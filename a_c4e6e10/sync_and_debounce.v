==> flow/design.v <==
`timescale 1 ns / 1 ps
module sync_and_debounce_one
# (
    parameter depth = 8
)
(   
    input      clk,
    input      sw_in,
    output reg sw_out
);
    reg  [depth - 1:0] cnt;
    reg  [        2:0] sync;
    wire               sw_in_s;
    assign sw_in_s = sync [2];
    always @ (posedge clk)
        sync <= { sync [1:0], sw_in };
    always @ (posedge clk)
        if (sw_out ^ sw_in_s)
            cnt <= cnt + 1'b1;
        else
            cnt <= { depth { 1'b0 } };
    always @ (posedge clk)
        if (cnt == { depth { 1'b1 } })
            sw_out <= sw_in_s;
endmodule
module sync_and_debounce
# (
    parameter w = 1, depth = 8
)
(   
    input            clk,
    input  [w - 1:0] sw_in,
    output [w - 1:0] sw_out
);
    genvar sw_cnt;
    generate
        for (sw_cnt = 0; sw_cnt < w; sw_cnt = sw_cnt + 1)
        begin : gen_sync_and_debounce
           sync_and_debounce_one
           # (.depth (depth))
           i_sync_and_debounce_one
           (    
              .clk    ( clk             ),
              .sw_in  ( sw_in  [sw_cnt] ),
              .sw_out ( sw_out [sw_cnt] )
           );
        end
    endgenerate 
endmodule
==> Reports on sync_and_debounce <==
The steps from the RTL of sync_and_debounce to its reports follow in flow order.
Lines are those of the file above, counted from 1.
Cell names lack the library's common part.
{ "design": {"top_module": "sync_and_debounce", "clock": "clk", "lib": "sky130hd", "lib_corner": "tt_025C_1v80"} }

==> Elaborated design <==
Counts by Yosys on the flattened word-level netlist (proc, flatten, opt, wreduce; memories kept). Register bits leave out memories and registers merged into their read ports (data or address); mux counts leave out enables and synchronous resets folded into registers. Print and check cells are left out. Cells with the same type and inputs are merged into one.
{ "bits": {"regBits": 12, "inputBits": 2, "out_inout_bits": 1, "elab_cells": 6} }
{ "op_classes": {"n_addsub": 1, "equal": 1, "bitwise": 1} }
{ "op_table": {"columns": ["operator", "count"], "rows": [
  ["adder 8 x 1 -> 8 bit (second input constant)", 1],
  ["equality test 8 bit (second input constant)", 1],
  ["bitwise XOR 1 bit", 1]
]} }

==> Logic depth <==
Depth = most cells in a row (Yosys ltp): at word level without a register or memory, in the mapped netlist without a sequential cell, where the memories' decode and read muxes count.
{ "logic_depth": {"depth_word": 1, "abc_area": 0, "depth_mapped": 4, "mapped_depth_nobuf": 4} }

==> Synthesis result <==
Source: synth_stat.txt of the flow (Yosys; design flattened, memories mapped). It holds for the ABC_AREA given above (unset counts as 0); a run with the other value may have another netlist.
{ "by_type": {"columns": ["cell_type", "count", "area_total_um2"], "rows": [
  ["dfxtp_1", 11, 220.211],
  ["edfxtp_1", 1, 30.029],
  ["xor2_1", 3, 26.275],
  ["nand3_1", 4, 20.019],
  ["nor2_1", 5, 18.768],
  ["xnor2_1", 2, 17.517],
  ["ha_1", 1, 12.512],
  ["or3_1", 2, 12.512],
  ["a21oi_1", 2, 10.01],
  ["o21ai_0", 2, 10.01],
  ["o31a_1", 1, 8.758],
  ["nand2_1", 2, 7.507],
  ["o21a_1", 1, 7.507],
  ["and2_1", 1, 6.256],
  ["nand4_1", 1, 6.256],
  ["nor4_1", 1, 6.256],
  ["inv_1", 1, 3.754]
]} }
{ "mapped": {"stdcells": 41, "area_um2": 424.2, "seq_area_um2": 250.2, "ffs": 12, "buf_cells": 0} }
The figures by module come from a second, unflattened synthesis with its own total; it is not the netlist above.
{ "hier_totals": {"cells_unflattened": 40, "hier_area_um2": 419.2} }
Each row is one instance without its submodules.
{ "modules": {"columns": ["mod", "instances", "n_cells", "area_um2", "seq_area_um2"], "rows": [
  ["sync_and_debounce_one (depth=8)", 1, 40, 419.2, 250.2],
  ["sync_and_debounce", 1, 0, 0.0, 0.0]
]} }

==> Worst setup path after synthesis <==
OpenSTA on the mapped netlist: ideal clock, no wires. The path of least setup slack (recovery checks aside). Input and output delay are each 20% of the period. Register names are those of the netlist, which keeps one name where synthesis merged equal registers.
{ "synth_timing": {"path_kind": "register to register", "from": "register gen_sync_and_debounce[0].i_sync_and_debounce_one.cnt[0]", "to": "register gen_sync_and_debounce[0].i_sync_and_debounce_one.cnt[6]", "clock_period_ps": 1970, "setup_time_ps": 70, "launch_ps": 0, "arrival_time_ps": 1095, "required_ps": 1900, "setup_slack_ps": 805, "path_delay_ps": 1165, "stages": 5, "n_path_buf": 0, "synth_period_reached_ps": 1165} }
"path_delay_ps" is the arrival time less input delay plus setup time.
"stages": output pins that drive a net of the path, with the launching flip-flop's if there is one; two outputs of one cell count as two.
"synth_period_reached_ps" = period - worst setup slack (recovery checks aside). The figure is calculated, with input and output delays left at 20% of the set period.
The rows between start and end are the longest chain of elaborated cells between them; the timing report does not say that the signal goes this way. Where chains are equally long, one stands for them.
Each line given opens the expression or statement behind the cell; cells for indexed reads and writes are added by Yosys, which also makes memories of some case tables.
{ "synth_via": {"path_cell_list": "dfxtp_1 > ha_1 > nand4_1 > or3_1 > a21oi_1", "elab_chain_len": 1, "cone_cells": 1, "cone_lines": 1, "classes_between": "1 x add/sub"} }
{ "synth_rtl": {"columns": ["item", "line", "text"], "rows": [
  ["start, declared", 11, "reg  [depth - 1:0] cnt;"],
  ["start, assigned", 19, "cnt <= cnt + 1'b1;"],
  ["start, assigned", 21, "cnt <= { depth { 1'b0 } };"],
  ["adder 8 x 1 -> 8 bit", 19, null],
  ["end, assigned", 19, null],
  ["end, assigned", 21, null],
  ["end, declared", 11, null]
]} }

==> Timing after layout <==
From the final timing report of flow run 1: the path of least setup slack in the routed layout; clock arrival at registers is part of the times.
The report prints the path's times to 10 ps; the period is as set.
{ "layout_timing": {"path_kind": "register to output", "from": "register gen_sync_and_debounce[0].i_sync_and_debounce_one.sw_out", "to": "output port sw_out[0]", "clock_period_ps": 2190, "output_delay_ps": 440, "launch_ps": 270, "arrival_time_ps": 1220, "required_ps": 1750, "setup_slack_ps": 540, "stages": 2, "n_path_buf": 1} }
{ "layout_via": {"path_cell_list": "edfxtp_1 > clkdlybuf4s50_1", "elab_chain_len": 0, "cone_cells": 0, "cone_lines": 0} }
{ "layout_rtl": {"columns": ["item", "line", "text"], "rows": [
  ["start, declared", 9, "output reg sw_out"],
  ["start, assigned", 24, "sw_out <= sw_in_s;"],
  ["end, declared", 33, "output [w - 1:0] sw_out"]
]} }

Record of 2 stored runs of the RTL-to-layout flow on sync_and_debounce, platform sky130hd. The runs are unordered. Constraints: input delay and output delay 20% of the set period each, output load 0.01 pF.
"period achieved": clock period set for the run, less the worst setup slack. It is reckoned from that one timing run; input and output delays stay at 20% of the period that was set.
"time of the worst setup path" = time allowed to the worst setup path (clock period - input delay - output delay, where it has them) - its slack; a late launch clock adds to it, a late capture clock takes from it.
"total power after layout" is the tool's figure for a default switching activity; nothing was simulated.
"time of the worst setup path" is known to 10 ps.

==> flow run 1: settings <==
{ "period_ns": 2.19, "CORE_UTILIZATION": 26, "PLACE_DENSITY_LB_ADDON": 0.07, "HOLD_SLACK_MARGIN": -0.02, "CORE_MARGIN": 5, "CELL_PAD_IN_SITES_DETAIL_PLACEMENT": 2, "ABC_AREA": 0, "GPL_ROUTABILITY_DRIVEN": 1, "CTS_CLUSTER_SIZE": 51, "CTS_CLUSTER_DIAMETER": 168, "SLEW_MARGIN": 5, "MIN_ROUTING_LAYER": "met2", "CAP_MARGIN": 20 }
==> flow run 1: results <==
time of the worst setup path: 1220 ps
worst path kind: register to output
period achieved: 1654 ps
total negative setup slack: 0 ps
mapped cell area after synthesis: 424.2 µm²
die footprint: 2539.2 µm²
worst-case hold slack: 330 ps
worst setup slack after layout: 536 ps
utilization after layout: 32.8%
total power after layout: 417.3 uW
standard-cell area of the final layout: 500.5 µm²

==> flow run 2: settings <==
{ "period_ns": 2.3, "CORE_UTILIZATION": 55, "SETUP_SLACK_MARGIN": -0.22, "PLACE_DENSITY_LB_ADDON": 0.06, "CORE_ASPECT_RATIO": 0.62, "CELL_PAD_IN_SITES_GLOBAL_PLACEMENT": 3, "GPL_TIMING_DRIVEN": 0, "GPL_ROUTABILITY_DRIVEN": 1, "CTS_CLUSTER_SIZE": 23, "CTS_CLUSTER_DIAMETER": 387, "CAP_MARGIN": 20, "CORE_MARGIN": 2, "SLEW_MARGIN": 20 }
==> flow run 2: results <==
did not finish, floorplanning stopped with PDN-0185
