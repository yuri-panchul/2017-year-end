==> flow/design.v <==
`timescale 1 ns / 1 ps
module counter
# (
    parameter w = 1
) 
(
    input            clk,
    input            rst_n,
    input            en,
    output [w - 1:0] cnt
);
    wire [w - 1:0] q;
    wire [w - 1:0] d = q + 1'b1;
    register # (w) i_reg (clk, rst_n, en, d, q);
    assign cnt = q;
endmodule
module mealy_fsm
(
    input  clk,
    input  rst_n,
    input  en,
    input  a,
    output y
);
    parameter [0:0] S0 = 1'b0, S1 = 1'b1;
    reg state, next_state;
    always @ (posedge clk or negedge rst_n)
        if (! rst_n)
            state <= S0;
        else if (en)
            state <= next_state;
    always @*
        case (state)
        S0:
            if (a)
                next_state = S0;
            else
                next_state = S1;
        S1:
            if (a)
                next_state = S0;
            else
                next_state = S1;
        default:
            next_state = S0;
        endcase
    assign y = (a & state == S1);
endmodule
module moore_fsm
(
    input  clk,
    input  rst_n,
    input  en,
    input  a,
    output y
);
    parameter [1:0] S0 = 0, S1 = 1, S2 = 2;
    reg [1:0] state, next_state;
    always @ (posedge clk or negedge rst_n)
        if (! rst_n)
            state <= S0;
        else if (en)
            state <= next_state;
    always @*
        case (state)
        S0:
            if (a)
                next_state = S0;
            else
                next_state = S1;
        S1:
            if (a)
                next_state = S2;
            else
                next_state = S1;
        S2:
            if (a)
                next_state = S0;
            else
                next_state = S1;
        default:
            next_state = S0;
        endcase
    assign y = (state == S2);
endmodule
`timescale 1 ns / 1 ps
module register
# (
    parameter w = 1
) 
(
    input                clk,
    input                rst_n,
    input                en,
    input      [w - 1:0] d,
    output reg [w - 1:0] q
);
    always @ (posedge clk or negedge rst_n)
        if (! rst_n)
            q <= { w { 1'b0 } };
        else if (en)
            q <= d;
endmodule
`timescale 1 ns / 1 ps
module register_no_rst
# (
    parameter w = 1
) 
(
    input                clk,
    input                en,
    input      [w - 1:0] d,
    output reg [w - 1:0] q
);
    always @ (posedge clk)
        if (en)
            q <= d;
endmodule
`timescale 1 ns / 1 ps
module selector
#(
    parameter w = 8,
              n = 2
) 
(
    input      [n * w - 1:0] d,
    input      [n     - 1:0] sel,
    output reg [w     - 1:0] y
);
    integer i;
    always @*
    begin
        y = { w { 1'b0 } };
        for (i = 0; i < n; i = i + 1) 
            y = y | (d [i * w +: w] & { w { sel [i] } });
    end
endmodule
`timescale 1 ns / 1 ps
module seven_segment
# (
    parameter w              = 32,
              bits_per_digit = 4,
              n_digits       = w / bits_per_digit
)
(
    input                   clk,
    input                   rst_n,
    input                   en,
    input  [w        - 1:0] num,
    input  [n_digits - 1:0] dots,
    output [6:0]            abcdefg,
    output                  dot,
    output [n_digits - 1:0] anodes
);
    function [6:0] dig_to_seg (input [3:0] dig);
        case (dig)
        'h0: dig_to_seg = 'b0000001;   
        'h1: dig_to_seg = 'b1001111;
        'h2: dig_to_seg = 'b0010010;   
        'h3: dig_to_seg = 'b0000110;   
        'h4: dig_to_seg = 'b1001100;   
        'h5: dig_to_seg = 'b0100100;   
        'h6: dig_to_seg = 'b0100000;   
        'h7: dig_to_seg = 'b0001111;   
        'h8: dig_to_seg = 'b0000000;   
        'h9: dig_to_seg = 'b0001100;   
        'ha: dig_to_seg = 'b0001000;   
        'hb: dig_to_seg = 'b1100000;
        'hc: dig_to_seg = 'b0110001;
        'hd: dig_to_seg = 'b1000010;
        'he: dig_to_seg = 'b0110000;
        'hf: dig_to_seg = 'b0111000;
        endcase
    endfunction
    reg [n_digits - 1:0] anodes_d, anodes_q;
    always @*
        anodes_d <= { anodes_q [0], anodes_q [n_digits - 1 : 1] };
    always @ (posedge clk or negedge rst_n)
        if (! rst_n)
            anodes_q <= { { n_digits - 1 { 1'b1 } }, 1'b0 };
        else if (en)
            anodes_q <= anodes_d;
    assign anodes = anodes_q;
    wire [bits_per_digit - 1:0] dig;
    selector # (.w (bits_per_digit), .n (n_digits)) i_sel_dig
        (.d (num), .sel (~ anodes_d), .y (dig));
    register_no_rst # (7) i_abcdefg
    (
        .clk ( clk              ),
        .en  ( en               ),
        .d   ( dig_to_seg (dig) ),
        .q   ( abcdefg          )
    ); 
    wire dot_d;
    selector # (.w (1), .n (n_digits)) i_sel_dot
        (.d (dots), .sel (~ anodes_d), .y (dot_d));
    register_no_rst i_dot
    (
        .clk (   clk   ),
        .en  (   en    ),
        .d   ( ~ dot_d ),
        .q   (   dot   )
    ); 
endmodule
`timescale 1 ns / 1 ps
module shift_register
# (
    parameter w = 1
) 
(
    input            clk,
    input            rst_n,
    input            en,
    input            in,
    output [w - 1:0] out_reg
);
    wire [w - 1:0] q;
    wire [w - 1:0] d = { in, q [w - 1 : 1] };
    register # (w) i_reg (clk, rst_n, en, d, q);
    assign out_reg = q;
endmodule
`timescale 1 ns / 1 ps
module strobe_gen
# (
    parameter w = 24
)
(
    input  clk,
    input  rst_n,
    output strobe
);
    wire [w - 1:0] count; 
    counter # (w) i_counter (clk, rst_n, 1'b1, count);
    assign strobe = (count == { w { 1'b0 } } );
endmodule
module top
(
    input  clk,
    output led,
    inout            io_1  , io_2  , io_3  , io_4  , io_5  , io_6  , io_7  , io_8  ,
                                                     io_15 , io_16 , io_17 , io_18 , io_19 ,
           io_20  ,  io_21 ,                                 io_26 , io_27 , io_28 , io_29 ,
           io_30  ,                  io_33 , io_34 , io_35 , io_36 , io_37 , io_38 , io_39 ,
           io_40  ,  io_41 , io_42 , io_43 , io_44 ,                 io_47 , io_48 , io_49 ,
           io_50  ,  io_51 , io_52 , io_53 , io_54 , io_55 , io_56 , io_57 , io_58 ,
                     io_61 ,                                 io_66 , io_67 , io_68 , io_69 ,
           io_70  ,  io_71 , io_72 , io_73 , io_74 , io_75 , io_76 ,         io_78 ,
                     io_81 , io_82 , io_83 , io_84 , io_85 , io_86 , io_87 , io_88 , io_89 ,
           io_90  ,  io_91 , io_92 ,                 io_95 , io_96 , io_97 , io_98 , io_99 ,
           io_100
);
    reg [31:0] cnt;
    always @ (posedge clk)
        cnt <= cnt + 1;
    assign led = cnt [24];
    wire [ 3:0] key = { io_15 , io_16 , io_17 , io_18 };
    wire [ 7:0] sw  = { io_1  , io_2  , io_3  , io_4  , io_5  , io_6  , io_7  , io_8 };
    wire [11:0] led2;
    wire [ 7:0] abcdefgh;
    wire [ 7:0] digit;
    wire        buzzer;
    assign { io_81 , io_82 , io_83 , io_84 , io_85 , io_86 ,
             io_87 , io_88 , io_89 , io_90 , io_91 , io_92 } = led2;
    assign { io_33 , io_34 , io_35 , io_36 ,
             io_37 , io_38 , io_39 , io_40 } = abcdefgh;
    assign { io_50 , io_51 , io_52 , io_53 ,
             io_54 , io_55 , io_56 , io_57 } = digit;
    assign io_58 = buzzer;
    top2 i_top2
    (
        clk,
        key,
        sw,
        led2,
        abcdefgh,
        digit,
        buzzer
    );
endmodule
module top2
(
    input         clk,
    input  [ 3:0] key,
    input  [ 7:0] sw,
    output [11:0] led,
    output [ 7:0] abcdefgh,
    output [ 7:0] digit,
    output        buzzer
);
    wire rst_n = key [3];
    wire [3:0] key_db = ~ key;
    wire [7:0] sw_db  = ~ sw;
    wire shift_register_strobe;
    strobe_gen # (.w (23)) i_shift_strobe
        (clk, rst_n, shift_strobe);
    wire [11:0] out_reg;
    shift_register # (.w (12)) i_shift_reg
    (
        .clk     ( clk          ),
        .rst_n   ( rst_n        ),
        .en      ( shift_strobe ),
        .in      ( key_db [1]   ),
        .out_reg ( out_reg      )
    );
    assign led = ~ out_reg;
    wire [15:0] shift_strobe_count;
    wire [ 7:0] moore_fsm_out_count;
    wire [ 7:0] mealy_fsm_out_count;
    wire [31:0] number_to_display =
    {
        shift_strobe_count,
        moore_fsm_out_count,
        mealy_fsm_out_count
    };
    counter # (16) i_shift_strobe_counter
    (
        .clk   ( clk                ),
        .rst_n ( rst_n              ),
        .en    ( shift_strobe       ),
        .cnt   ( shift_strobe_count )
    );
    moore_fsm i_moore_fsm
    (
        .clk   ( clk           ),
        .rst_n ( rst_n         ),
        .en    ( shift_strobe  ),
        .a     ( out_reg       ),
        .y     ( out_moore_fsm )
    );
    counter # (8) i_moore_fsm_out_counter
    (
        .clk   ( clk                          ),
        .rst_n ( rst_n                        ),
        .en    ( shift_strobe & out_moore_fsm ),
        .cnt   ( moore_fsm_out_count          )
    );
    mealy_fsm i_mealy_fsm
    (
        .clk   ( clk           ),
        .rst_n ( rst_n         ),
        .en    ( shift_strobe  ),
        .a     ( out_reg       ),
        .y     ( out_mealy_fsm )
    );
    counter # (8) i_mealy_fsm_out_counter
    (
        .clk   ( clk                          ),
        .rst_n ( rst_n                        ),
        .en    ( shift_strobe & out_mealy_fsm ),
        .cnt   ( mealy_fsm_out_count          )
    );
    wire seven_segment_strobe;
    strobe_gen # (.w (10)) i_seven_segment_strobe
        (clk, rst_n, seven_segment_strobe);
    seven_segment #(.w (32)) i_seven_segment
    (
        .clk     ( clk                  ),
        .rst_n   ( rst_n                ),
        .en      ( seven_segment_strobe ),
        .num     ( number_to_display    ),
        .dots    ( sw_db                ),
        .abcdefg ( abcdefgh [7:1]       ),
        .dot     ( abcdefgh [0]         ),
        .anodes  ( digit                )
    );
    assign buzzer = ~ key_db [0];
endmodule
# Tool chain data of top
# The steps from the RTL of top to its reports follow in flow order.
# Line numbers count from 1 in the design file above.
# Library cell names are shortened.
setup:
  top_module: "top"
  clock: "clk"
  cell_library: "sky130hd"
  lib_corner: "tt_025C_1v80"

# Elaborated design
# Yosys after proc, flatten, opt, wreduce and memory -nomap, before mapping. Enables and synchronous resets that opt folds into registers are not counted as muxes. Memory bits, and registers merged into a memory's read port (data or address), are not among the register bits. Print and check cells are not counted.
# Yosys's memory passes give these memory sizes; they may raise the number of words (mostly to a power of two), join words into wider ones and drop unused or constant bits.
classes:
  logic: 39
  div: 0
  n_shift: 0
  mul: 0
  n_eq: 2
  reduce_logical: 4
  compare: 0
  mux: 4
  addsub: 6
op_table:
  columns: ["cell", "n"]
  rows:
  - ["adder 32 x 1 -> 32 bit with constant B", 1]
  - ["AND 4 bit", 8]
  - ["bitwise OR 4 bit", 7]
  - ["adder 23 x 1 -> 23 bit with constant B", 1]
  - ["zero test 23 bit", 1]
  - ["adder 16 x 1 -> 16 bit with constant B", 1]
  - ["adder 8 x 1 -> 8 bit with constant B", 2]
  - ["inverter 8 bit", 2]
  - ["inverter 12 bit", 1]
  - ["AND 1 bit", 11]
  - ["adder 10 x 1 -> 10 bit with constant B", 1]
  - ["zero test 10 bit", 1]
  - ["bitwise OR 1 bit", 7]
  - ["case mux 2 bit (select 2 bit)", 1]
  - ["inverter 1 bit", 2]
  - ["== test 2 x 1 -> 1 bit with constant B", 1]
  - ["== test 2 bit with constant B", 1]
  - ["inverter 2 bit", 1]
  - ["zero test 2 bit", 1]
  - ["OR reduction 2 bit", 1]
  - ["2-to-1 mux 2 bit", 1]
  - ["2-to-1 mux 1 bit", 2]
bits:
  mem_count: 1
  romBits: 112
  clocked_rd_ports_x_width: 7
  elab_cells: 67
  ramBits: 0
  input_bits: 1
  latch_bits: 0
  ff_bits: 121
memory_table:
  columns: ["name", "words", "word_bits", "read_ports", "write_ports", "line", "rtl"]
  rows:
  - ["(name not given)", 16, 7, 1, 0, 156, "case (dig)"]

# Depth
# Yosys ltp: most cells in a row. Word level: on the elaborated netlist, between registers, memories and ports. Mapped: between sequential cells and ports; inverters and the memories' decode and read muxes count.
depth:
  depth_word: 10
  ABC_AREA: 1
  ltp_mapped: 11
  ltp_nobuf: 11

# After synthesis
# Source: synth_stat.txt of the flow (Yosys; design flattened, memories mapped). It holds for the ABC_AREA given above (unset counts as 0); a run with the other value may have another netlist.
by_type:
  columns: ["cell_type", "n", "type_area_um2"]
  rows:
  - ["dfrtp_1", 80, 2001.92]
  - ["nand2_1", 297, 1.11E+03]
  - ["dfxtp_1", 25, 500.48]
  - ["xor2_1", 38, 332.819]
  - ["inv_1", 86, 322.81]
  - ["nand3_1", 57, 285.274]
  - ["nor2_1", 67, 251.491]
  - ["edfxtp_1", 8, 240.23]
  - ["dfstp_2", 7, 183.926]
  - ["ha_1", 14, 175.168]
  - ["xnor2_1", 19, 166.41]
  - ["nand4_1", 16, 100.096]
  - ["nor3_1", 19, 95.091]
  - ["o21ai_1", 16, 80.077]
  - ["o21ai_0", 15, 75.072]
  - ["nor2_2", 8, 50.048]
  - ["nor2_4", 4, 45.043]
  - ["nand3b_1", 4, 30.029]
# Not listed: further types 12, cells in them 26.
mapped:
  area_um2: 6229.7
  stdcells: 806
  ff_cells: 120

# Timing after synthesis
# Path of least setup slack by OpenSTA after synthesis, without wires, with an ideal clock, recovery checks aside; 20% of the period is set as input and as output delay. Where synthesis merged equal registers, the netlist keeps one of their names.
synth_path:
  path_kind: "input to register"
  from: "input io_57"
  to: "register (no name shown)"
  n_path_buf: 0
  setup_ns: 0.253
  arrival_ns: 1.580
  t_first_pin_ns: 0.596
  delay_ns: 1.237
  required_time_ns: 2.727
  stages: 11
  path_slack_ns: 1.148
  clock_period_ns: 2.98
  period_less_setup_slack_ns: 1.832
# "delay_ns" = arrival - input delay + setup time.
# "stages": output pins that drive a net of the path, with the launching flip-flop's if there is one; two outputs of one cell count as two.
# "period_less_setup_slack_ns" is the clock period less the worst setup slack; recovery checks do not enter. This is arithmetic on one report: input and output delays are still those of the set period (20% each).
# Between the ends stands the longest chain of elaborated cells between them, by number of cells; it is not shown to be the way that was timed. Of several equally long chains one is given.
# A line is the first line of the expression or statement that the cell stems from. Yosys adds cells for indexed reads and writes and turns some case tables into memories.
synth_via:
  path_cell_list: "inv_1 > nand2_1 > nand2_1 > nor2_1 > nand2_1 > inv_1 > ha_1 > nand3_1 > nand2_1 > nand2_1 > nand2_1"
  elab_chain_len: 3
  cells_between: 3
  cone_classes: "logic: 3"
synth_lines:
  columns: ["item", "line", "rtl"]
  rows:
  - ["start, declared", 245, "io_50  ,  io_51 , io_52 , io_53 , io_54 , io_55 , io_56 , io_57 , io_58 ,"]
  - ["inverter 8 bit", 186, "(.d (num), .sel (~ anodes_d), .y (dig));"]
  - ["AND 4 bit", 135, "y = y | (d [i * w +: w] & { w { sel [i] } });"]
  - ["bitwise OR 4 bit", 135, null]

# Flow runs of top

Record of 2 stored runs of the RTL-to-layout flow on top, platform sky130hd. The runs are unordered. Constraints: input delay and output delay 20% of the set period each, output load 0.01 pF.

--- run 1 ---
==> flow/run.sh <==
#!/bin/bash
# the make line also repeats the synthesis and layout settings of config.mk as NAME=value (left out here)
make -C /OpenROAD-flow-scripts/flow DESIGN_CONFIG=/design/flow/config.mk WORK_HOME=/design/flow/orfs CLKGATE_MAP_FILE= finish
==> flow/config.mk <==
export PLATFORM = sky130hd
export DESIGN_NAME = top
export DESIGN_NICKNAME = top
export VERILOG_FILES = /design/flow/design.v
export SDC_FILE = /design/flow/constraint.sdc
export NUM_CORES = 4
export LEC_CHECK = 0
export ABC_AREA = 1
export CAP_MARGIN = 0
export CORE_ASPECT_RATIO = 1.02
export CORE_MARGIN = 2
export CORE_UTILIZATION = 23
export CTS_CLUSTER_DIAMETER = 245
export CTS_CLUSTER_SIZE = 28
export GPL_TIMING_DRIVEN = 0
export MAX_ROUTING_LAYER = met5
export MIN_ROUTING_LAYER = met2
export PLACE_DENSITY_LB_ADDON = 0.2
export SETUP_SLACK_MARGIN = 0.35
export SLEW_MARGIN = 20
==> flow/constraint.sdc <==
create_clock -name core_clock -period 1.54 [get_ports {clk}]
set_input_delay 0.3080 -clock core_clock [delete_from_list [all_inputs] [get_ports {clk}]]
set_output_delay 0.3080 -clock core_clock [all_outputs]
set_load 0.01 [all_outputs]

==> results, as YAML <==
outcome: "incomplete, routing halted on RSZ-0074"

--- run 2 ---
==> flow/run.sh <==
#!/bin/bash
# the make line also repeats the synthesis and layout settings of config.mk as NAME=value (left out here)
make -C /OpenROAD-flow-scripts/flow DESIGN_CONFIG=/design/flow/config.mk WORK_HOME=/design/flow/orfs CLKGATE_MAP_FILE= finish
==> flow/config.mk <==
export PLATFORM = sky130hd
export DESIGN_NAME = top
export DESIGN_NICKNAME = top
export VERILOG_FILES = /design/flow/design.v
export SDC_FILE = /design/flow/constraint.sdc
export NUM_CORES = 4
export LEC_CHECK = 0
export CAP_MARGIN = 25
export CORE_MARGIN = 2
export CORE_UTILIZATION = 65
export PLACE_DENSITY_LB_ADDON = 0.2
export SETUP_SLACK_MARGIN = 0.14
export SLEW_MARGIN = 20
==> flow/constraint.sdc <==
create_clock -name core_clock -period 3.98 [get_ports {clk}]
set_input_delay 0.7960 -clock core_clock [delete_from_list [all_inputs] [get_ports {clk}]]
set_output_delay 0.7960 -clock core_clock [all_outputs]
set_load 0.01 [all_outputs]

==> results, as YAML <==
outcome: "incomplete, routing halted on RSZ-0074"
